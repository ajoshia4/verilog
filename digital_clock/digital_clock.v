==> flow/design.v <==
    module digital_clock(clk,rst,seconds,minutes,hours);
    input clk, rst;
    output reg [5:0] seconds, minutes;
    output reg [4:0] hours;
    always @(posedge clk or posedge rst) begin
        if (rst) seconds<=0;
      else if (seconds==59) seconds<=0;
        else seconds<=seconds+1;
    end
    always @(posedge clk or posedge rst) begin
        if(rst) minutes<=0;
      else if (seconds==59) begin
              if(minutes==59) minutes<=0;
              else minutes<=minutes+1;
      end
        else minutes<=minutes;
    end
    always @(posedge clk or posedge rst) begin
        if(rst) hours<=0;
      else if (seconds==59 && minutes==59) begin
             if (hours==23) hours<=0;
             else hours<=hours+1;
      end
        else hours<=hours;
    end
    endmodule
# From RTL to reports: digital_clock
# Tool output for the design above, in the order of the flow.
# Lines are those of the file above, counted from 1.
# Cell names lack the library's common part.
# The mark - stands for no value.
# setup
top	digital_clock
clock	clk
library	sky130hd
pvt_corner	tt_025C_1v80

# Word level
# Counts by Yosys on the flattened word-level netlist (proc, flatten, opt, wreduce; memories kept). Register bits leave out memories and registers merged into their read ports (data or address); mux counts leave out enables and synchronous resets folded into registers. Print and check cells are left out. Cells with the same type and inputs are merged into one.
# bits
regBits	17
inputBits	2
out_inout_bits	17
wordCells	13
# classes
n_addsub	3
eq_ne	3
muxes	3
n_reduce_logical	1
# op_table
cell	count
adder 6 x 1 -> 6 bit with constant B	2
== test 6 bit with constant B	2
two-way mux 6 bit	2
adder 5 x 1 -> 5 bit with constant B	1
== test 5 bit with constant B	1
two-way mux 5 bit	1
logical AND 1 bit	1

# Logic depth
# Longest topological path by Yosys (ltp), each cell counted once; first at word level (registers and memories cut), then after technology mapping (sequential cells cut; the memories' decode and read muxes count).
# depth
depth_word	2
ABC_AREA	0
ltp_mapped	4
depth_no_buf	4

# Netlist
# The flow's flattened synthesis, as Yosys stat reports it; memories are mapped. The netlist is that of the ABC_AREA named above (0 if unset); the other value can give another one.
# The area totals of this step are shown rounded.
# types
type	count	type_area_um2
dfrtp_1	17	425.408
mux2_1	5	56.304
ha_1	3	37.536
nor4_2	3	37.536
a31oi_1	5	31.28
a41oi_1	3	26.275
inv_1	7	26.275
o21ai_0	5	25.024
nor2_1	6	22.522
nand3b_4	1	20.019
xor2_1	2	17.517
and2_1	2	12.512
nand4_1	2	12.512
nand4_2	1	12.512
buf_6	1	11.261
nand2_1	3	11.261
nor2_4	1	11.261
a21bo_2	1	10.01
# Other cell types: 14; their cells: 15.
# mapped
cells	83
synth_area_um2	920
sequential_area_um2	430
ffs	17
n_buf	1

# Timing after synthesis
# Source: OpenSTA report_checks on the synthesized netlist (no wires, ideal clock, input and output delay 20% of the period each), path of least setup slack; recovery checks are left aside. Register names are those of the netlist, which keeps one name where synthesis merged equal registers.
# synth_path
kind	reg2reg
from	reg seconds[0]
to	reg hours[4]
clock_period_ns	2.36
setup_time_ns	0.128
arrival_ns	1.496
required_ns	2.232
slack_ns	0.737
delay_ns	1.624
path_stages	5
path_buffers	0
period_less_setup_slack_ns	1.623
# "delay_ns" = arrival - input delay + setup time.
# "path_stages": output pins that drive a net of the path, with the launching flip-flop's if there is one; two outputs of one cell count as two.
# "period_less_setup_slack_ns" = period - worst setup slack (recovery checks aside). The figure is calculated, with input and output delays left at 20% of the set period.
# Between the ends stands the longest chain of elaborated cells between them, by number of cells; it is not shown to be the way that was timed. Of several equally long chains one is given.
# Each line given opens the expression or statement behind the cell; cells for indexed reads and writes are added by Yosys, which also makes memories of some case tables.
# At most two assigning lines are given for a register; there are more.
# synth_via
path_cell_list	dfrtp_1 ha_1 nand4_2 nor4_2 mux2_1
elab_chain_len	2
cells_between	2
# synth_rtl
element	line	rtl
start, declared	3	output reg [5:0] seconds, minutes;
start, assigned	6	if (rst) seconds<=0;
start, assigned	8	else seconds<=seconds+1;
== test 6 bit	20	else if (seconds==59 && minutes==59) begin
logical AND 1 bit	20
end, assigned	22	else hours<=hours+1;
end, assigned	24	else hours<=hours;
end, declared	4	output reg [4:0] hours;

# Top module digital_clock; platform sky130hd; tools Yosys and OpenROAD; 2 stored runs in no particular order. Input and output delays are each 20% of the period that was set; the output load is 0.01 pF.
# Among the settings, n/a means not set for that run.
run name	period_ns	CORE_UTILIZATION	SETUP_SLACK_MARGIN	CELL_PAD_IN_SITES_GLOBAL_PLACEMENT	GPL_ROUTABILITY_DRIVEN	CTS_CLUSTER_SIZE	CTS_CLUSTER_DIAMETER	CAP_MARGIN	MIN_ROUTING_LAYER	MAX_ROUTING_LAYER	CORE_MARGIN	SLEW_MARGIN	HOLD_SLACK_MARGIN	GPL_TIMING_DRIVEN
stored run 1	3.22	65	0.23	1	0	27	125	5	met1	met5	2	20	n/a	n/a
stored run 2	1.14	60	n/a	n/a	n/a	n/a	n/a	20	n/a	n/a	3	10	-0.09	1
# Stored run 1: not finished: placement ended with error GPL-0301
# Stored run 2: not finished: clock tree synthesis ended with error DPL-0038
